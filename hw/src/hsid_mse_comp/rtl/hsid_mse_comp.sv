==> flow/design.v <==
`timescale 1ns / 1ps
package hsid_pkg;
  localparam int HSID_WORD_WIDTH = 32;  
  localparam int HSID_DATA_WIDTH = 16;  
  localparam int HSID_DATA_WIDTH_MUL = 32;  
  localparam int HSID_DATA_WIDTH_ACC = 40;  
  localparam int HSID_HSP_BANDS_WIDTH = 7;  
  localparam int HSID_HSP_LIBRARY_WIDTH = 6;  
  localparam int HSID_FIFO_ADDR_WIDTH = 2;  
  localparam int HSID_MEM_ACCESS_WIDTH = HSID_HSP_BANDS_WIDTH + HSID_HSP_LIBRARY_WIDTH;  
  typedef enum logic [3:0] {
    HM_IDLE, HM_CLEAR, HM_CONFIG, HM_ERROR, HM_READ_HSP_CAPTURED,
    HM_COMPUTE_MSE, HM_WAIT_MSE, HM_COMPARE_MSE, HM_DONE
  } hsid_main_state_t;
  typedef enum logic [3:0] {
    HXT_IDLE, HXT_CLEAR, HXT_CONFIG, HXT_START_READ_CAPTURED, HXT_READ_CAPTURED, HXT_START_READ_LIBRARY, HXT_READ_LIBRARY
  } hsid_x_top_t;
  typedef enum logic [2:0] {
    HXOM_IDLE, HXOM_INIT, HXOM_READING, HXOM_DONE, HXOM_CLEAR
  } hsid_x_obi_mem_state_t;
  typedef enum logic [2:0] {
    HID_IDLE, HID_COMPUTE, HID_CHECK, HID_DONE, HID_CLEAR
  } hsid_ite_div_state_t;
endpackage
package hsid_x_obi_inf_pkg;
  typedef struct packed {
    logic        req;
    logic        we;
    logic [3:0]  be;
    logic [31:0] addr;
    logic [31:0] wdata;
  } obi_req_t;
  typedef struct packed {
    logic        gnt;
    logic        rvalid;
    logic [31:0] rdata;
  } obi_resp_t;
endpackage
package hsid_x_reg_pkg;
  typedef struct packed {
    logic        valid;
    logic        write;
    logic [3:0]  wstrb;
    logic [31:0] addr;
    logic [31:0] wdata;
  } reg_req_t;
  typedef struct packed {
    logic        error;
    logic        ready;
    logic [31:0] rdata;
  } reg_rsp_t;
endpackage
`timescale 1ns / 1ps
import hsid_pkg::*;
module hsid_mse_comp #(
    parameter WORD_WIDTH = HSID_WORD_WIDTH,   
    parameter HSP_LIBRARY_WIDTH = HSID_HSP_LIBRARY_WIDTH   
  ) (
    input logic clk,
    input logic rst_n,
    input logic clear,
    input logic mse_in_valid,   
    input logic mse_in_of,
    input logic [WORD_WIDTH-1:0] mse_in_value,   
    input logic [HSP_LIBRARY_WIDTH-1:0] mse_in_ref,
    output logic mse_out_valid,   
    output logic [WORD_WIDTH-1:0] mse_min_value,
    output logic [HSP_LIBRARY_WIDTH-1:0] mse_min_ref,
    output logic mse_min_changed,
    output logic [WORD_WIDTH-1:0] mse_max_value,
    output logic [HSP_LIBRARY_WIDTH-1:0] mse_max_ref,
    output logic mse_max_changed
  );
  always @(posedge clk or negedge rst_n) begin
    if (!rst_n) begin
      mse_clear();   
    end else begin
      if (clear) begin
        mse_clear();   
      end else begin
        if (mse_in_valid) begin
          mse_out_valid <= 1;
          if (!mse_in_of) begin
            if (mse_in_value <= mse_min_value) begin
              mse_min_changed <= 1;   
              mse_min_ref <= mse_in_ref;   
              mse_min_value <= mse_in_value;   
            end else begin
              mse_min_changed <= 0;   
            end
            if (mse_in_value >= mse_max_value) begin
              mse_max_changed <= 1;   
              mse_max_ref <= mse_in_ref;   
              mse_max_value <= mse_in_value;   
            end else begin
              mse_max_changed <= 0;   
            end
          end else begin
            mse_min_changed <= 0;
            mse_max_changed <= 0;
          end
        end else begin
          mse_out_valid <= 0;   
          mse_min_changed <= 0;
          mse_max_changed <= 0;
        end
      end
    end
  end
  task mse_clear();
    begin
      mse_min_value <= 32'hFFFFFFFF;   
      mse_max_value <= '0;   
      mse_out_valid <= 0;   
      mse_min_ref <= '0;   
      mse_max_ref <= '0;   
      mse_min_changed <= 0;   
      mse_max_changed <= 0;   
    end
  endtask
endmodule
# From RTL to reports: hsid_mse_comp
# The steps from the RTL of hsid_mse_comp to its reports follow in flow order.
# Lines are those of the file above, counted from 1.
# A cell with n/a has no value.
[setup] top_module="hsid_mse_comp" clock="clk" cell_library="sky130hd" lib_corner="tt_025C_1v80"

# Word-level counts
# Counts by Yosys on the flattened word-level netlist (proc, flatten, opt, wreduce; memories kept). Register bits leave out memories and registers merged into their read ports (data or address). Print and check cells are left out. Cells with the same type and inputs are merged into one.
[bits] word_cells=41 register_bits=79 output_inout_bits=79 input_bits=43
[classes] mux=26 equal=1 n_reduce_logical=5 compare=2
[op_table] operator="2-to-1 mux 32 bit" count=8
[op_table] operator="2-to-1 mux 6 bit" count=8
[op_table] operator=">= comparator 32 bit" count=1
[op_table] operator="less-or-equal comparator 32 bit" count=1
[op_table] operator="2-to-1 mux 1 bit" count=10
[op_table] operator="nonzero test 2 bit" count=3
[op_table] operator="AND reduction 3 bit" count=2
[op_table] operator="!= test 2 bit (second input constant)" count=1

# Logic depth
# Yosys ltp: most cells in a row. Word level: on the elaborated netlist, between registers, memories and ports. Mapped: between sequential cells and ports; inverters and the memories' decode and read muxes count.
[depth] depth_word=5 abc_area=0 mapped_depth=11 depth_no_buf=8

# Synthesis result
# Yosys stat after the flow's synthesis: flattened, memories mapped to cells. It holds for the ABC_AREA given above (unset counts as 0); a run with the other value may have another netlist.
# The area totals of this step are shown rounded.
[by_type] type="sky130_fd_sc_hd__dfrtp_1" count=47 area_total_um2=1.18E+03
[by_type] type="sky130_fd_sc_hd__dfstp_2" count=32 area_total_um2=840.806
[by_type] type="sky130_fd_sc_hd__ha_1" count=64 area_total_um2=800.768
[by_type] type="sky130_fd_sc_hd__mux2i_1" count=75 area_total_um2=750.72
[by_type] type="sky130_fd_sc_hd__nand2b_1" count=84 area_total_um2=525.504
[by_type] type="sky130_fd_sc_hd__nor2_1" count=70 area_total_um2=262.752
[by_type] type="sky130_fd_sc_hd__inv_1" count=64 area_total_um2=240.23
[by_type] type="sky130_fd_sc_hd__a21oi_1" count=22 area_total_um2=110.106
[by_type] type="sky130_fd_sc_hd__nand4_1" count=13 area_total_um2=81.328
[by_type] type="sky130_fd_sc_hd__clkbuf_1" count=16 area_total_um2=60.058
[by_type] type="sky130_fd_sc_hd__buf_6" count=4 area_total_um2=45.043
[by_type] type="sky130_fd_sc_hd__nand3_1" count=9 area_total_um2=45.043
[by_type] type="sky130_fd_sc_hd__buf_12" count=2 area_total_um2=40.038
[by_type] type="sky130_fd_sc_hd__nand2_1" count=10 area_total_um2=37.536
[by_type] type="sky130_fd_sc_hd__a211oi_1" count=4 area_total_um2=30.029
[by_type] type="sky130_fd_sc_hd__a21o_1" count=4 area_total_um2=30.029
[by_type] type="sky130_fd_sc_hd__o21ai_0" count=6 area_total_um2=30.029
[by_type] type="sky130_fd_sc_hd__a21boi_0" count=3 area_total_um2=22.522
# Other cell types: 20; their cells: 26.
[mapped] ffs=79 buf_cells=24 synth_area_um2=5341 cells=555 sequential_area_um2=2017

# Worst setup path after synthesis
# Path of least setup slack by OpenSTA after synthesis, without wires, with an ideal clock, recovery checks aside; 20% of the period is set as input and as output delay. Where synthesis merged equal registers, the netlist keeps one of their names.
[synth_timing] kind="input port to flip-flop" from="in mse_in_value[0]" to="reg mse_max_ref[4]" arrival_time_ns=2.530 path_slack_ns=0.601 driving_pins=11 required_ns=3.131 path_delay_ns=1.967 tclk_ns=3.21 in_delay_ns=0.642 t_first_pin_ns=0.642 setup_time_ns=0.079 path_buffers=3 synth_period_reached_ns=2.609
# "path_delay_ns" = arrival - input delay + setup time.
# "driving_pins": output pins that drive a net of the path, with the launching flip-flop's if there is one; two outputs of one cell count as two.
# "synth_period_reached_ns" is the clock period less the worst setup slack; recovery checks do not enter. This is arithmetic on one report: input and output delays are still those of the set period (20% each).
# Between the ends stands the longest chain of elaborated cells between them, by number of cells; it is not shown to be the way that was timed. Of several equally long chains one is given.
# A line is the first line of the expression or statement that the cell stems from. Yosys adds cells for indexed reads and writes and turns some case tables into memories.
[synth_via] path_cell_list="sky130_fd_sc_hd__inv_1 sky130_fd_sc_hd__ha_1 sky130_fd_sc_hd__nand2b_1 sky130_fd_sc_hd__a2111oi_0 sky130_fd_sc_hd__a2111oi_1 sky130_fd_sc_hd__o41ai_1 sky130_fd_sc_hd__o221a_2 sky130_fd_sc_hd__buf_6 sky130_fd_sc_hd__buf_12 sky130_fd_sc_hd__buf_12 sky130_fd_sc_hd__mux2i_1" elab_chain_cells=5 cells_between=7 lines_between=4 cone_classes="compare (1); mux (4); reduce/logical (2)"
[synth_lines] element="start: declaration" line=64 rtl="input logic [WORD_WIDTH-1:0] mse_in_value,"
[synth_lines] element=">= comparator 32 bit" line=91 rtl="if (mse_in_value >= mse_max_value) begin"
[synth_lines] element="2-to-1 mux 6 bit" line=91
[synth_lines] element="2-to-1 mux 6 bit" line=83 rtl="if (!mse_in_of) begin"
[synth_lines] element="2-to-1 mux 6 bit" line=81 rtl="if (mse_in_valid) begin"
[synth_lines] element="2-to-1 mux 6 bit" line=78 rtl="if (clear) begin"
[synth_lines] element="end: assignment" line=93 rtl="mse_max_ref <= mse_in_ref;"
[synth_lines] element="end: declaration" line=71 rtl="output logic [HSP_LIBRARY_WIDTH-1:0] mse_max_ref,"

# Path in the finished layout
# From the final timing report of entry A: the path of least setup slack in the routed layout; clock arrival at registers is part of the times.
[layout_timing] kind="flip-flop to flip-flop" from="reg mse_min_value[19]" to="reg mse_min_value[12]" t_first_pin_ns=0.34 path_buffers=2 arrival_time_ns=3.01 setup_time_ns=0.08 driving_pins=11 required_ns=2.88 tclk_ns=2.62 path_slack_ns=-0.13
# Between the ends stands the longest chain of elaborated cells between them, by number of cells; it is not shown to be the way that was timed. Of several equally long chains one is given.
[layout_via] path_cell_list="sky130_fd_sc_hd__dfstp_2 sky130_fd_sc_hd__inv_1 sky130_fd_sc_hd__ha_4 sky130_fd_sc_hd__a21oi_1 sky130_fd_sc_hd__o21ai_1 sky130_fd_sc_hd__a2111oi_2 sky130_fd_sc_hd__a31oi_4 sky130_fd_sc_hd__a21oi_4 sky130_fd_sc_hd__buf_6 sky130_fd_sc_hd__buf_12 sky130_fd_sc_hd__mux2i_1" elab_chain_cells=5 cells_between=7 lines_between=4 cone_classes="compare (1); mux (4); reduce/logical (2)"
[layout_lines] element="start: declaration" line=67 rtl="output logic [WORD_WIDTH-1:0] mse_min_value,"
[layout_lines] element="start: assignment" line=87 rtl="mse_min_value <= mse_in_value;"
[layout_lines] element="less-or-equal comparator 32 bit" line=84 rtl="if (mse_in_value <= mse_min_value) begin"
[layout_lines] element="2-to-1 mux 32 bit" line=84
[layout_lines] element="2-to-1 mux 32 bit" line=83 rtl="if (!mse_in_of) begin"
[layout_lines] element="2-to-1 mux 32 bit" line=81 rtl="if (mse_in_valid) begin"
[layout_lines] element="2-to-1 mux 32 bit" line=78 rtl="if (clear) begin"
[layout_lines] element="end: assignment" line=87
[layout_lines] element="end: declaration" line=67

--- measured runs ---
Measured data: module hsid_mse_comp, platform sky130hd, 2 stored runs of the flow under differing settings, order arbitrary. Input and output delays are each 20% of the period that was set; the output load is 0.01 pF.
"achieved clock period" = clock period - worst setup slack. The figure is calculated, with input and output delays left at 20% of the set period.
By "worst setup path time" is meant the share of the clock period that the worst setup path is allowed (20% is reserved at inputs, 20% at outputs), minus its slack. Clock arrival times at its registers enter into it.
"power" rests on the timing tool's default activity at the inputs, not on a simulated workload.
The measured numbers are rounded.
[entry A] settings: period_ns=2.62, CORE_UTILIZATION=17, SETUP_SLACK_MARGIN=0.31, PLACE_DENSITY=0.84, HOLD_SLACK_MARGIN=0.09, GPL_ROUTABILITY_DRIVEN=0, SLEW_MARGIN=20, MIN_ROUTING_LAYER=met2, MAX_ROUTING_LAYER=met4, CAP_MARGIN=20, CORE_MARGIN=2
[entry A] result: chip area after synthesis (Yosys) 5341 sq um, die area 32850 sq um, standard-cell area of the final layout 8597 sq um, utilization 28.0 %, worst setup slack after layout -0.126 ns, total negative slack -2.692 ns, worst hold slack 0.515 ns, power 3.625 mW, achieved clock period 2.746 ns, worst setup path time 2.75 ns, worst setup path kind flip-flop to flip-flop
[entry B] settings: period_ns=4.25, CORE_UTILIZATION=60, SETUP_SLACK_MARGIN=0.81, PLACE_DENSITY_LB_ADDON=0.22, CORE_MARGIN=10, CELL_PAD_IN_SITES_GLOBAL_PLACEMENT=3, TNS_END_PERCENT=20, ABC_AREA=0, GPL_TIMING_DRIVEN=1, CAP_MARGIN=5, SLEW_MARGIN=25, MIN_ROUTING_LAYER=met1, MAX_ROUTING_LAYER=met4
[entry B] result: did not finish, placement stopped with FLW-0024
--- end ---
