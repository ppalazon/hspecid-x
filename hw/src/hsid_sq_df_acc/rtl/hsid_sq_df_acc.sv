==> flow/design.v <==
`timescale 1ns / 1ps
package hsid_pkg;
  localparam int HSID_WORD_WIDTH = 32;  
  localparam int HSID_DATA_WIDTH = 16;  
  localparam int HSID_DATA_WIDTH_MUL = 32;  
  localparam int HSID_DATA_WIDTH_ACC = 40;  
  localparam int HSID_HSP_BANDS_WIDTH = 7;  
  localparam int HSID_HSP_LIBRARY_WIDTH = 6;  
  localparam int HSID_FIFO_ADDR_WIDTH = 2;  
  localparam int HSID_MEM_ACCESS_WIDTH = HSID_HSP_BANDS_WIDTH + HSID_HSP_LIBRARY_WIDTH;  
  typedef enum logic [3:0] {
    HM_IDLE, HM_CLEAR, HM_CONFIG, HM_ERROR, HM_READ_HSP_CAPTURED,
    HM_COMPUTE_MSE, HM_WAIT_MSE, HM_COMPARE_MSE, HM_DONE
  } hsid_main_state_t;
  typedef enum logic [3:0] {
    HXT_IDLE, HXT_CLEAR, HXT_CONFIG, HXT_START_READ_CAPTURED, HXT_READ_CAPTURED, HXT_START_READ_LIBRARY, HXT_READ_LIBRARY
  } hsid_x_top_t;
  typedef enum logic [2:0] {
    HXOM_IDLE, HXOM_INIT, HXOM_READING, HXOM_DONE, HXOM_CLEAR
  } hsid_x_obi_mem_state_t;
  typedef enum logic [2:0] {
    HID_IDLE, HID_COMPUTE, HID_CHECK, HID_DONE, HID_CLEAR
  } hsid_ite_div_state_t;
endpackage
package hsid_x_obi_inf_pkg;
  typedef struct packed {
    logic        req;
    logic        we;
    logic [3:0]  be;
    logic [31:0] addr;
    logic [31:0] wdata;
  } obi_req_t;
  typedef struct packed {
    logic        gnt;
    logic        rvalid;
    logic [31:0] rdata;
  } obi_resp_t;
endpackage
package hsid_x_reg_pkg;
  typedef struct packed {
    logic        valid;
    logic        write;
    logic [3:0]  wstrb;
    logic [31:0] addr;
    logic [31:0] wdata;
  } reg_req_t;
  typedef struct packed {
    logic        error;
    logic        ready;
    logic [31:0] rdata;
  } reg_rsp_t;
endpackage
`timescale 1ns / 1ps
import hsid_pkg::*;
module hsid_sq_df_acc #(
    parameter DATA_WIDTH = HSID_DATA_WIDTH,   
    parameter DATA_WIDTH_MUL = HSID_DATA_WIDTH_MUL,  
    parameter DATA_WIDTH_ACC = HSID_DATA_WIDTH_ACC  
  ) (
    input logic clk,
    input logic rst_n,
    input logic clear,
    input logic initial_acc_en,  
    input logic [DATA_WIDTH_ACC-1:0] initial_acc,  
    input logic data_in_valid,  
    input logic [DATA_WIDTH-1:0] data_in_a,  
    input logic [DATA_WIDTH-1:0] data_in_b,  
    input logic data_in_last,
    output logic acc_valid,  
    output logic [DATA_WIDTH_ACC-1:0] acc_value,  
    output logic acc_last,  
    output logic acc_of  
  );
  logic stage_1_en, stage_2_en;  
  logic acc_1_en, acc_2_en;  
  logic [DATA_WIDTH_ACC-1:0] acc_1, acc_2;  
  logic last_1, last_2;  
  logic signed [DATA_WIDTH:0] diff;  
  logic [DATA_WIDTH_MUL-1:0] mult;  
  logic [DATA_WIDTH_ACC:0] acc_w_of;  
  logic acc_reg_of;  
  assign acc_of = acc_reg_of || acc_w_of[DATA_WIDTH_ACC];  
  assign acc_value = acc_w_of[DATA_WIDTH_ACC-1:0];  
  always @(posedge clk or negedge rst_n) begin
    if (!rst_n) begin
      reset_values();
    end else begin
      if (clear) begin
        reset_values();
      end else begin
        if (data_in_valid) begin : diff_stage
          stage_1_en <= 1;
          acc_1_en <= initial_acc_en;  
          acc_1 <= initial_acc;  
          last_1 <= data_in_last;  
          diff <= data_in_a - data_in_b;  
        end else begin
          stage_1_en <= 0;  
        end
        if (stage_1_en) begin : square_diff_stage
          stage_2_en <= 1;
          acc_2_en <= acc_1_en;  
          acc_2 <= acc_1;  
          last_2 <= last_1;  
          mult <= diff * diff;  
        end else begin
          stage_2_en <= 0;  
        end
        if (stage_2_en) begin : accumulate_stage
          acc_valid <= 1;  
          acc_last <= last_2;  
          if(acc_2_en) begin
            acc_reg_of <= 0;
            acc_w_of <= acc_2 + mult;  
          end else begin
            if (acc_w_of[DATA_WIDTH_ACC]) begin
              acc_reg_of <= 1;  
            end
            acc_w_of <= acc_w_of + mult;  
          end
        end else begin
          acc_valid <= 0;  
          acc_last <= 0;  
        end
      end
    end
  end
  task reset_values();
    diff <= 0;  
    mult <= 0;  
    stage_1_en <= 0;  
    stage_2_en <= 0;  
    acc_1 <= 0;  
    acc_2 <= 0;  
    acc_1_en <= 0;  
    acc_2_en <= 0;  
    last_1 <= 0;  
    last_2 <= 0;  
    acc_w_of <= 0;  
    acc_reg_of <= 0;  
    acc_last <= 0;  
    acc_valid <= 0;  
  endtask
endmodule
Reports on hsid_sq_df_acc
Tool output for the design above, in the order of the flow.
Lines are those of the file above, counted from 1.
Library cell names are shortened.
Not given: -

inputs
  top = hsid_sq_df_acc
  clock port = clk
  library = sky130hd
  library corner = tt_025C_1v80

Elaborated design
Counts by Yosys on the flattened word-level netlist (proc, flatten, opt, wreduce; memories kept). Register bits leave out memories and registers merged into their read ports (data or address). Print and check cells are left out. Cells with the same type and inputs are merged into one.

word-level totals
  word-level cells = 55
  bits of input ports = 78
  output and inout port bits = 43
  flip-flop bits (word level) = 179

operators by class
  reductions and logical operators = 6
  muxes and demuxes = 31
  $add $sub $neg = 3
  multiply operators = 1

operators with widths
  operator                      count
  multiplier 17 x 17 -> 32 bit  1
  two-way mux 40 bit            4
  two-way mux 41 bit            3
  two-way mux 32 bit            2
  adder 40 x 32 -> 41 bit       1
  adder 41 x 32 -> 41 bit       1
  two-way mux 17 bit            2
  two-way mux 1 bit             20
  subtractor 16 x 16 -> 17 bit  1
  nonzero test 2 bit            3
  nonzero test 3 bit            1
  AND reduction 2 bit           1
  logical OR 1 bit              1

Longest topological paths
Yosys ltp: most cells in a row. Word level: on the elaborated netlist, between registers, memories and ports. Mapped: between sequential cells and ports; inverters and the memories' decode and read muxes count.

depth
  depth in word-level cells = 4
  ABC_AREA = 0
  depth in mapped cells = 25
  gate-level depth less buffers = 24

Netlist
The flow's flattened synthesis, as Yosys stat reports it; memories are mapped. The netlist is that of the ABC_AREA named above (0 if unset); the other value can give another one.

cell types
  type      count  total area (sq um)
  fa_1      256    5.12E+03
  dfrtp_1   178    4.45E+03
  ha_1      135    1689.12
  inv_1     363    1.36E+03
  mux2i_1   131    1.31E+03
  nor2_1    200    750.72
  nand2_1   132    495.475
  xnor2_1   53     464.195
  mux2_2    37     416.65
  a21oi_1   71     355.341
  and2_1    51     319.056
  buf_4     40     300.288
  xor2_1    29     253.994
  clkbuf_1  65     243.984
  a21o_1    32     240.23
  o21ai_0   39     195.187
  nor2b_1   26     162.656
  nand3_1   25     125.12

Not listed: further types 47, cells in them 212.

mapped netlist
  area of sequential cells = 4454.3 sq um
  buffers = 119
  flip-flops = 178
  standard cells after synthesis = 2075
  mapped area = 19810.2 sq um

Worst setup path after synthesis
OpenSTA on the mapped netlist: ideal clock, no wires. The path of least setup slack (recovery checks aside). Input and output delay are each 20% of the period. Register names are those of the netlist, which keeps one name where synthesis merged equal registers.

path post-synthesis
  path kind = register to register
  start point = reg diff[2]
  end point = reg mult[30]
  arrival = 6.073 ns
  path delay = 6.194 ns
  launch time at the first pin = 0.000 ns
  stages = 25
  library setup time = 0.121 ns
  required time = 14.379 ns
  period = 14.5 ns
  slack = 8.306 ns
  buffers on the path = 2
  period reached after synthesis = 6.194 ns

"path delay" is the arrival time less input delay plus setup time.
"stages": output pins that drive a net of the path, with the launching flip-flop's if there is one; two outputs of one cell count as two.
"period reached after synthesis" is the clock period less the worst setup slack; recovery checks do not enter. This is arithmetic on one report: input and output delays are still those of the set period (20% each).
The rows between start and end are the longest chain of elaborated cells between them; the timing report does not say that the signal goes this way. Where chains are equally long, one stands for them.
Each line given opens the expression or statement behind the cell; cells for indexed reads and writes are added by Yosys, which also makes memories of some case tables.

on the way, post-synthesis
  path through = dfrtp_1 > clkbuf_1 > clkbuf_1 > nand2_1 > inv_1 > fa_1 > inv_1 > fa_1 > fa_1 > inv_1 > fa_1 > fa_1 > inv_1 > fa_1 > inv_1 > ha_1 > and3_1 > o211ai_1 > o21ai_0 > o41ai_2 > o31a_1 > o31ai_1 > a221oi_1 > xnor2_1 > a22o_1
  length of the longest elaborated chain = 3
  elaborated cells between the ends (all ways) = 3
  source lines of those cells = 3
  those cells by class = mul (1); mux (2)

RTL lines, path post-synthesis
  element                       line  source
  from (decl)                   78    logic signed [DATA_WIDTH:0] diff;
  from (assign)                 96    diff <= data_in_a - data_in_b;
  multiplier 17 x 17 -> 32 bit  105   mult <= diff * diff;
  two-way mux 32 bit            100   if (stage_1_en) begin : square_diff_stage
  two-way mux 32 bit            88    if (clear) begin
  to (assign)                   105
  to (decl)                     79    logic [DATA_WIDTH_MUL-1:0] mult;

Timing after layout
Path of least setup slack in the final report of entry A (OpenROAD, finished layout, wires in). Where an end is a register, its clock arrival counts in the times.

path after layout
  path kind = register to register
  start point = reg diff[2]
  end point = reg mult[30]
  period = 7.41 ns
  stages = 23
  required time = 7.82 ns
  buffers on the path = 0
  slack = 0.48 ns
  arrival = 7.34 ns
  launch time at the first pin = 0.50 ns
  library setup time = 0.10 ns

The rows between start and end are the longest chain of elaborated cells between them; the timing report does not say that the signal goes this way. Where chains are equally long, one stands for them.

on the way, after layout
  path through = dfrtp_1 > nand2_1 > inv_1 > fa_1 > inv_1 > fa_1 > fa_1 > inv_1 > fa_1 > fa_1 > inv_1 > fa_1 > inv_1 > ha_1 > and3_1 > nand3_1 > o21ai_0 > o41ai_2 > o31a_1 > o31ai_1 > a221oi_1 > xnor2_1 > a22o_1
  length of the longest elaborated chain = 3
  elaborated cells between the ends (all ways) = 3
  source lines of those cells = 3
  those cells by class = mul (1); mux (2)

RTL lines, path after layout
  element                       line  source
  from (decl)                   78    logic signed [DATA_WIDTH:0] diff;
  from (assign)                 96    diff <= data_in_a - data_in_b;
  multiplier 17 x 17 -> 32 bit  105   mult <= diff * diff;
  two-way mux 32 bit            100   if (stage_1_en) begin : square_diff_stage
  two-way mux 32 bit            88    if (clear) begin
  to (assign)                   105
  to (decl)                     79    logic [DATA_WIDTH_MUL-1:0] mult;

Below are 2 stored runs of the flow (Yosys, OpenROAD; platform sky130hd) on hsid_sq_df_acc, each with its settings and what was measured, unordered. Constraints: input delay and output delay 20% of the set period each, output load 0.01 pF.
"achieved clock period (ns)" = clock period - worst setup slack. The figure is calculated, with input and output delays left at 20% of the set period.
"worst setup path time (ns)" is the time allowed to the run's worst setup path (the clock period less input and output delay, where it has them) less its slack. Clock arrival times count: a late capture clock shortens it, a late launch clock lengthens it.
"finish__power__total" is the tool's figure for a default switching activity; nothing was simulated.

settings of entry A
{
  "period_ns": 7.41,
  "CORE_UTILIZATION": 19,
  "SETUP_SLACK_MARGIN": -0.63,
  "PLACE_DENSITY_LB_ADDON": 0.01,
  "CELL_PAD_IN_SITES_GLOBAL_PLACEMENT": 1,
  "CELL_PAD_IN_SITES_DETAIL_PLACEMENT": 0,
  "CTS_CLUSTER_DIAMETER": 20,
  "SLEW_MARGIN": 0,
  "CAP_MARGIN": 20,
  "CORE_MARGIN": 2
}
report of entry A
yosys chip area after synthesis (um^2): 19810.2
finish__design__die__area: 106864.0
finish__design__instance__area__stdcell: 22999.6
finish__timing__setup__ws: 0.481
finish__timing__setup__tns: 0.000
finish__power__total: 4.766e-03
achieved clock period (ns): 6.929
worst setup path time (ns): 6.93
worst setup path kind: register to register

settings of entry B
{
  "period_ns": 7.09,
  "CAP_MARGIN": 20,
  "CORE_MARGIN": 2,
  "CORE_UTILIZATION": 40,
  "SLEW_MARGIN": 20
}
report of entry B
yosys chip area after synthesis (um^2): 19810.2
finish__design__die__area: 51322.6
finish__design__instance__area__stdcell: 22053.7
finish__timing__setup__ws: 0.550
finish__timing__setup__tns: 0.000
finish__power__total: 4.755e-03
achieved clock period (ns): 6.540
worst setup path time (ns): 6.54
worst setup path kind: register to register
