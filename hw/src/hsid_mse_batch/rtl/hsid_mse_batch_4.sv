==> flow/design.v <==
`timescale 1ns / 1ps
package hsid_pkg;
  localparam int HSID_WORD_WIDTH = 32;  
  localparam int HSID_DATA_WIDTH = 16;  
  localparam int HSID_DATA_WIDTH_MUL = 32;  
  localparam int HSID_DATA_WIDTH_ACC = 40;  
  localparam int HSID_HSP_BANDS_WIDTH = 7;  
  localparam int HSID_HSP_LIBRARY_WIDTH = 6;  
  localparam int HSID_FIFO_ADDR_WIDTH = 2;  
  localparam int HSID_MEM_ACCESS_WIDTH = HSID_HSP_BANDS_WIDTH + HSID_HSP_LIBRARY_WIDTH;  
  typedef enum logic [3:0] {
    HM_IDLE, HM_CLEAR, HM_CONFIG, HM_ERROR, HM_READ_HSP_CAPTURED,
    HM_COMPUTE_MSE, HM_WAIT_MSE, HM_COMPARE_MSE, HM_DONE
  } hsid_main_state_t;
  typedef enum logic [3:0] {
    HXT_IDLE, HXT_CLEAR, HXT_CONFIG, HXT_START_READ_CAPTURED, HXT_READ_CAPTURED, HXT_START_READ_LIBRARY, HXT_READ_LIBRARY
  } hsid_x_top_t;
  typedef enum logic [2:0] {
    HXOM_IDLE, HXOM_INIT, HXOM_READING, HXOM_DONE, HXOM_CLEAR
  } hsid_x_obi_mem_state_t;
  typedef enum logic [2:0] {
    HID_IDLE, HID_COMPUTE, HID_CHECK, HID_DONE, HID_CLEAR
  } hsid_ite_div_state_t;
endpackage
package hsid_x_obi_inf_pkg;
  typedef struct packed {
    logic        req;
    logic        we;
    logic [3:0]  be;
    logic [31:0] addr;
    logic [31:0] wdata;
  } obi_req_t;
  typedef struct packed {
    logic        gnt;
    logic        rvalid;
    logic [31:0] rdata;
  } obi_resp_t;
endpackage
package hsid_x_reg_pkg;
  typedef struct packed {
    logic        valid;
    logic        write;
    logic [3:0]  wstrb;
    logic [31:0] addr;
    logic [31:0] wdata;
  } reg_req_t;
  typedef struct packed {
    logic        error;
    logic        ready;
    logic [31:0] rdata;
  } reg_rsp_t;
endpackage
`timescale 1ns / 1ps
module hsid_mse_batch_2 #(
    parameter DATA_WIDTH = 16,   
    parameter WORD_WIDTH = DATA_WIDTH * 2,
    parameter DATA_WIDTH_SUM = DATA_WIDTH * 2
  ) (
    input logic clk,
    input logic rst_n,
    input logic [WORD_WIDTH-1:0] data_vctr_1,  
    input logic [WORD_WIDTH-1:0] data_vctr_2,  
    output logic [DATA_WIDTH_SUM-1:0] data_sum_out  
  );
  logic [DATA_WIDTH_SUM-1:0] sq_df_r1;  
  logic [DATA_WIDTH_SUM-1:0] sq_df_r2;
  hsid_sq_df #(
    .DATA_WIDTH(DATA_WIDTH)
  ) sq_df_p1 (
    .clk(clk),
    .rst_n(rst_n),
    .data_in_v1(data_vctr_1[DATA_WIDTH-1:0]),  
    .data_in_v2(data_vctr_2[DATA_WIDTH-1:0]),  
    .data_out(sq_df_r1)  
  );
  hsid_sq_df #(
    .DATA_WIDTH(DATA_WIDTH)
  ) sq_df_p2 (
    .clk(clk),
    .rst_n(rst_n),
    .data_in_v1(data_vctr_1[WORD_WIDTH-1:DATA_WIDTH]),  
    .data_in_v2(data_vctr_2[WORD_WIDTH-1:DATA_WIDTH]),  
    .data_out(sq_df_r2)  
  );
  always_ff @(posedge clk) begin
    if (!rst_n) begin
      data_sum_out <= 0;  
    end else begin
      data_sum_out <= sq_df_r1 + sq_df_r2;  
    end
  end
endmodule
`timescale 1ns / 1ps
module hsid_mse_batch_4 #(
    parameter DATA_WIDTH = 16,   
    parameter WORD_WIDTH = DATA_WIDTH * 4,
    parameter DATA_WIDTH_SUM = DATA_WIDTH * 2
  ) (
    input logic clk,
    input logic rst_n,
    input logic [WORD_WIDTH-1:0] data_vctr_1,  
    input logic [WORD_WIDTH-1:0] data_vctr_2,  
    output logic [DATA_WIDTH_SUM-1:0] data_sum_out  
  );
  logic [DATA_WIDTH_SUM-1:0] mse_2_r1;  
  logic [DATA_WIDTH_SUM-1:0] mse_2_r2;
  hsid_mse_batch_2 #(
    .DATA_WIDTH(DATA_WIDTH)
  ) mse_2_p1 (
    .clk(clk),
    .rst_n(rst_n),
    .data_vctr_1(data_vctr_1[DATA_WIDTH*2-1:0]),  
    .data_vctr_2(data_vctr_2[DATA_WIDTH*2-1:0]),  
    .data_sum_out(mse_2_r1)  
  );
  hsid_mse_batch_2 #(
    .DATA_WIDTH(DATA_WIDTH)
  ) mse_2_p2 (
    .clk(clk),
    .rst_n(rst_n),
    .data_vctr_1(data_vctr_1[WORD_WIDTH-1:DATA_WIDTH*2]),  
    .data_vctr_2(data_vctr_2[WORD_WIDTH-1:DATA_WIDTH*2]),  
    .data_sum_out(mse_2_r2)  
  );
  always_ff @(posedge clk) begin
    if (!rst_n) begin
      data_sum_out <= 0;  
    end else begin
      data_sum_out <= mse_2_r1 + mse_2_r2;  
    end
  end
endmodule
`timescale 1ns / 1ps
module hsid_sq_df #(
    parameter DATA_WIDTH = 16   
  ) (
    input logic clk,
    input logic rst_n,
    input logic [DATA_WIDTH-1:0] data_in_v1,  
    input logic [DATA_WIDTH-1:0] data_in_v2,  
    output logic [(DATA_WIDTH*2)-1:0] data_out  
  );
  logic [DATA_WIDTH-1:0] diff;  
  always_ff @(posedge clk) begin
    if (!rst_n) begin
      data_out <= 0;  
      diff <= 0;  
    end else begin
      diff <= data_in_v1 - data_in_v2;  
      data_out <= diff * diff;  
    end
  end
endmodule
From RTL to reports: hsid_mse_batch_4
What the tools print for hsid_mse_batch_4, step after step.
Lines are those of the file above, counted from 1.
{"block": "inputs", "top_module": "hsid_mse_batch_4", "clock_port": "clk", "cell_library": "sky130hd", "corner": "tt_025C_1v80"}

Elaborated design
Counts by Yosys on the flattened word-level netlist (proc, flatten, opt, wreduce; memories kept). Register bits leave out memories and registers merged into their read ports (data or address); mux counts leave out enables and synchronous resets folded into registers. Print and check cells are left out. Cells with the same type and inputs are merged into one.
{"block": "word_totals", "ff_bits": 288, "inputBits": 130, "output_inout_bits": 32, "elab_cells": 22}
{"block": "op_classes", "n_addsub": 7, "n_mul": 4}
{"block": "op_table", "op": "multiplier 16 x 16 -> 32 bit", "n": 4}
{"block": "op_table", "op": "adder 32 bit", "n": 3}
{"block": "op_table", "op": "subtractor 16 bit", "n": 4}

Logic depth
Yosys ltp: most cells in a row. Word level: on the elaborated netlist, between registers, memories and ports. Mapped: between sequential cells and ports; inverters and the memories' decode and read muxes count.
{"block": "logic_depth", "depth_word": 1, "ABC_AREA": 0, "depth_mapped": 26}

Mapped cells and area
The flow's flattened synthesis, as Yosys stat reports it; memories are mapped. The netlist is that of the ABC_AREA named above (0 if unset); the other value can give another one.
Totals and module areas in this step are rounded.
{"block": "types", "cell": "sky130_fd_sc_hd__fa_1", "n": 655}
{"block": "types", "cell": "sky130_fd_sc_hd__ha_1", "n": 556}
{"block": "types", "cell": "sky130_fd_sc_hd__dfxtp_1", "n": 284}
{"block": "types", "cell": "sky130_fd_sc_hd__inv_1", "n": 1081}
{"block": "types", "cell": "sky130_fd_sc_hd__nand2_1", "n": 390}
{"block": "types", "cell": "sky130_fd_sc_hd__nor2_1", "n": 343}
{"block": "types", "cell": "sky130_fd_sc_hd__and2_1", "n": 196}
{"block": "types", "cell": "sky130_fd_sc_hd__xnor2_1", "n": 137}
{"block": "types", "cell": "sky130_fd_sc_hd__a21oi_1", "n": 204}
{"block": "types", "cell": "sky130_fd_sc_hd__a21o_1", "n": 131}
{"block": "types", "cell": "sky130_fd_sc_hd__xor2_1", "n": 107}
{"block": "types", "cell": "sky130_fd_sc_hd__o21ai_0", "n": 107}
{"block": "types", "cell": "sky130_fd_sc_hd__clkbuf_1", "n": 142}
{"block": "types", "cell": "sky130_fd_sc_hd__nor3_1", "n": 64}
{"block": "types", "cell": "sky130_fd_sc_hd__nor2b_1", "n": 51}
{"block": "types", "cell": "sky130_fd_sc_hd__nand3_1", "n": 46}
{"block": "types", "cell": "sky130_fd_sc_hd__o21a_1", "n": 30}
{"block": "types", "cell": "sky130_fd_sc_hd__nand2b_1", "n": 34}
Not listed: further types 55, cells in them 320.
{"block": "synth_totals", "mapped_cells": 4878, "synth_area_um2": 43000, "seq_area_um2": 5700, "ffs": 284, "buffers": 142}
By module: a second synthesis without flattening, with its own total; a netlist apart from the flattened one above.
{"block": "unflattened", "hier_cells": 5353, "hier_area_um2": 46000}
Rows give one instance, submodules left out.
{"block": "modules", "mod": "hsid_sq_df (DATA_WIDTH=16)", "n_inst": 4, "cells": 1084, "mod_area_um2": 9500, "seq_area_um2": 940}
{"block": "modules", "mod": "hsid_mse_batch_2 (DATA_WIDTH=16)", "n_inst": 2, "cells": 344, "mod_area_um2": 2800, "seq_area_um2": 640}
{"block": "modules", "mod": "hsid_mse_batch_4", "n_inst": 1, "cells": 329, "mod_area_um2": 2600, "seq_area_um2": 640}

Path before layout
Path of least setup slack by OpenSTA after synthesis, without wires, with an ideal clock, recovery checks aside; 20% of the period is set as input and as output delay. Where synthesis merged equal registers, the netlist keeps one of their names.
{"block": "synth_timing", "kind": "register -> register", "start": "register mse_2_p1.sq_df_p1.diff[8]", "end": "register mse_2_p1.sq_df_p1.data_out[26]", "clock_period_ps": 6420, "setup_ps": 129, "launch_ps": 0, "arrival_ps": 6214, "t_required_ps": 6291, "setup_slack_ps": 77, "path_delay_ps": 6343, "path_stages": 26, "n_path_buf": 1, "synth_period_reached_ps": 6343}
"path_delay_ps" is the arrival time less input delay plus setup time.
"path_stages": output pins that drive a net of the path, with the launching flip-flop's if there is one; two outputs of one cell count as two.
"synth_period_reached_ps" is the clock period less the worst setup slack; recovery checks do not enter. This is arithmetic on one report: input and output delays are still those of the set period (20% each).
The rows between start and end are the longest chain of elaborated cells between them; the timing report does not say that the signal goes this way. Where chains are equally long, one stands for them.
Each line given opens the expression or statement behind the cell; cells for indexed reads and writes are added by Yosys, which also makes memories of some case tables.
{"block": "synth_via", "cell_sequence": "sky130_fd_sc_hd__dfxtp_1 > sky130_fd_sc_hd__clkbuf_1 > sky130_fd_sc_hd__nand2_1 > sky130_fd_sc_hd__inv_1 > sky130_fd_sc_hd__fa_1 > sky130_fd_sc_hd__inv_1 > sky130_fd_sc_hd__fa_1 > sky130_fd_sc_hd__inv_1 > sky130_fd_sc_hd__fa_1 > sky130_fd_sc_hd__inv_1 > sky130_fd_sc_hd__fa_1 > sky130_fd_sc_hd__inv_1 > sky130_fd_sc_hd__fa_1 > sky130_fd_sc_hd__inv_1 > sky130_fd_sc_hd__fa_1 > sky130_fd_sc_hd__inv_1 > sky130_fd_sc_hd__ha_1 > sky130_fd_sc_hd__a21oi_1 > sky130_fd_sc_hd__o21ai_1 > sky130_fd_sc_hd__a2111oi_2 > sky130_fd_sc_hd__nor3_2 > sky130_fd_sc_hd__a221o_2 > sky130_fd_sc_hd__a2111oi_4 > sky130_fd_sc_hd__or4_2 > sky130_fd_sc_hd__nand3_1 > sky130_fd_sc_hd__nor3b_2", "elab_chain_len": 1}
{"block": "synth_rtl", "item": "from (decl)", "line": 143, "text": "logic [DATA_WIDTH-1:0] diff;"}
{"block": "synth_rtl", "item": "from (assign)", "line": 147, "text": "diff <= 0;"}
{"block": "synth_rtl", "item": "from (assign)", "line": 149, "text": "diff <= data_in_v1 - data_in_v2;"}
{"block": "synth_rtl", "item": "multiplier 16 x 16 -> 32 bit", "line": 150, "text": "data_out <= diff * diff;"}
{"block": "synth_rtl", "item": "to (assign)", "line": 146, "text": "data_out <= 0;"}
{"block": "synth_rtl", "item": "to (assign)", "line": 150}
{"block": "synth_rtl", "item": "to (decl)", "line": 141, "text": "output logic [(DATA_WIDTH*2)-1:0] data_out"}

Worst path after layout
Path of least setup slack in the final report of run 1 (OpenROAD, finished layout, wires in). Where an end is a register, its clock arrival counts in the times.
The report prints the path's times to 10 ps; the period is as set.
{"block": "layout_timing", "kind": "register -> register", "start": "register mse_2_p1.sq_df_p1.diff[6]", "end": "register mse_2_p1.sq_df_p1.data_out[28]", "clock_period_ps": 6100, "setup_ps": 70, "launch_ps": 610, "arrival_ps": 6540, "t_required_ps": 6630, "setup_slack_ps": 90, "path_stages": 22, "n_path_buf": 2}
The rows between start and end are the longest chain of elaborated cells between them; the timing report does not say that the signal goes this way. Where chains are equally long, one stands for them.
{"block": "layout_via", "cell_sequence": "sky130_fd_sc_hd__dfxtp_4 > sky130_fd_sc_hd__clkbuf_4 > sky130_fd_sc_hd__and2_1 > sky130_fd_sc_hd__fa_1 > sky130_fd_sc_hd__inv_1 > sky130_fd_sc_hd__fa_1 > sky130_fd_sc_hd__inv_1 > sky130_fd_sc_hd__fa_1 > sky130_fd_sc_hd__fa_2 > sky130_fd_sc_hd__fa_1 > sky130_fd_sc_hd__inv_1 > sky130_fd_sc_hd__fa_1 > sky130_fd_sc_hd__inv_1 > sky130_fd_sc_hd__ha_1 > sky130_fd_sc_hd__and3_1 > sky130_fd_sc_hd__and3_1 > sky130_fd_sc_hd__a221o_2 > sky130_fd_sc_hd__buf_6 > sky130_fd_sc_hd__a21oi_4 > sky130_fd_sc_hd__o21ai_4 > sky130_fd_sc_hd__a311oi_2 > sky130_fd_sc_hd__mux2i_1", "elab_chain_len": 1}
{"block": "layout_rtl", "item": "from (decl)", "line": 143, "text": "logic [DATA_WIDTH-1:0] diff;"}
{"block": "layout_rtl", "item": "from (assign)", "line": 147, "text": "diff <= 0;"}
{"block": "layout_rtl", "item": "from (assign)", "line": 149, "text": "diff <= data_in_v1 - data_in_v2;"}
{"block": "layout_rtl", "item": "multiplier 16 x 16 -> 32 bit", "line": 150, "text": "data_out <= diff * diff;"}
{"block": "layout_rtl", "item": "to (assign)", "line": 146, "text": "data_out <= 0;"}
{"block": "layout_rtl", "item": "to (assign)", "line": 150}
{"block": "layout_rtl", "item": "to (decl)", "line": 141, "text": "output logic [(DATA_WIDTH*2)-1:0] data_out"}

Subject: hsid_mse_batch_4 on sky130hd, stored results

Hello all,

Design hsid_mse_batch_4 on sky130hd. What follows are 2 stored runs of the flow, each under its own settings; their order means nothing. The constraints put input and output delay at 20% of the set period each and load the outputs with 0.01 pF.
By "period_less_ws_ps" is meant the clock period of the run minus its worst setup slack. This is arithmetic on one report: input and output delays are still those of the set period (20% each).
"timing.worst_path_ps" = time allowed to the worst setup path (clock period - input delay - output delay, where it has them) - its slack; a late launch clock adds to it, a late capture clock takes from it.
"power_mw": no workload was simulated; the value follows from the tool's default switching activity.
"timing.worst_path_ps" is known to 10 ps.
Results are given in rounded form.

Run 1
==> flow/run.sh <==
#!/bin/bash
# the make line also repeats the synthesis and layout settings of config.mk as NAME=value (left out here)
make -C /OpenROAD-flow-scripts/flow DESIGN_CONFIG=/design/flow/config.mk WORK_HOME=/design/flow/orfs CLKGATE_MAP_FILE= finish
==> flow/config.mk <==
export PLATFORM = sky130hd
export DESIGN_NAME = hsid_mse_batch_4
export DESIGN_NICKNAME = hsid_mse_batch_4
export VERILOG_FILES = /design/flow/design.v
export SDC_FILE = /design/flow/constraint.sdc
export NUM_CORES = 4
export LEC_CHECK = 0
export CAP_MARGIN = 20
export CELL_PAD_IN_SITES_GLOBAL_PLACEMENT = 1
export CORE_MARGIN = 2
export CORE_UTILIZATION = 67
export CTS_CLUSTER_DIAMETER = 241
export GPL_ROUTABILITY_DRIVEN = 1
export GPL_TIMING_DRIVEN = 1
export MIN_ROUTING_LAYER = met1
export PLACE_DENSITY = 0.4
export SETUP_SLACK_MARGIN = 1.3
export SLEW_MARGIN = 20
==> flow/constraint.sdc <==
create_clock -name core_clock -period 6.1 [get_ports {clk}]
set_input_delay 1.2200 -clock core_clock [delete_from_list [all_inputs] [get_ports {clk}]]
set_output_delay 1.2200 -clock core_clock [all_outputs]
set_load 0.01 [all_outputs]

==> results of run 1, as JSON <==
{
  "worst_hold_slack_ps": 540,
  "period_less_ws_ps": 6006,
  "final_util_pct": 81,
  "timing.worst_path_ps": 6010,
  "critical_path_kind": "register -> register",
  "power_mw": 21,
  "yosys_chip_area_um2": 43000,
  "timing.setup.ws_ps": 94,
  "final_cell_area_um2": 51000,
  "die_um2": 66000,
  "setup_tns_ps": 0
}

Run 2
==> flow/run.sh <==
#!/bin/bash
# the make line also repeats the synthesis and layout settings of config.mk as NAME=value (left out here)
make -C /OpenROAD-flow-scripts/flow DESIGN_CONFIG=/design/flow/config.mk WORK_HOME=/design/flow/orfs CLKGATE_MAP_FILE= finish
==> flow/config.mk <==
export PLATFORM = sky130hd
export DESIGN_NAME = hsid_mse_batch_4
export DESIGN_NICKNAME = hsid_mse_batch_4
export VERILOG_FILES = /design/flow/design.v
export SDC_FILE = /design/flow/constraint.sdc
export NUM_CORES = 4
export LEC_CHECK = 0
export ABC_AREA = 0
export CAP_MARGIN = 20
export CELL_PAD_IN_SITES_GLOBAL_PLACEMENT = 0
export CORE_ASPECT_RATIO = 1.2
export CORE_MARGIN = 2
export CORE_UTILIZATION = 70
export CTS_CLUSTER_DIAMETER = 205
export MAX_ROUTING_LAYER = met5
export SETUP_SLACK_MARGIN = -0.15
export SLEW_MARGIN = 20
==> flow/constraint.sdc <==
create_clock -name core_clock -period 5.58 [get_ports {clk}]
set_input_delay 1.1160 -clock core_clock [delete_from_list [all_inputs] [get_ports {clk}]]
set_output_delay 1.1160 -clock core_clock [all_outputs]
set_load 0.01 [all_outputs]

==> results of run 2, as JSON <==
{
  "worst_hold_slack_ps": 570,
  "period_less_ws_ps": 6020,
  "final_util_pct": 85,
  "timing.worst_path_ps": 6020,
  "critical_path_kind": "register -> register",
  "power_mw": 23,
  "yosys_chip_area_um2": 43000,
  "timing.setup.ws_ps": -440,
  "final_cell_area_um2": 51000,
  "die_um2": 63000,
  "setup_tns_ps": -5200
}

Thanks
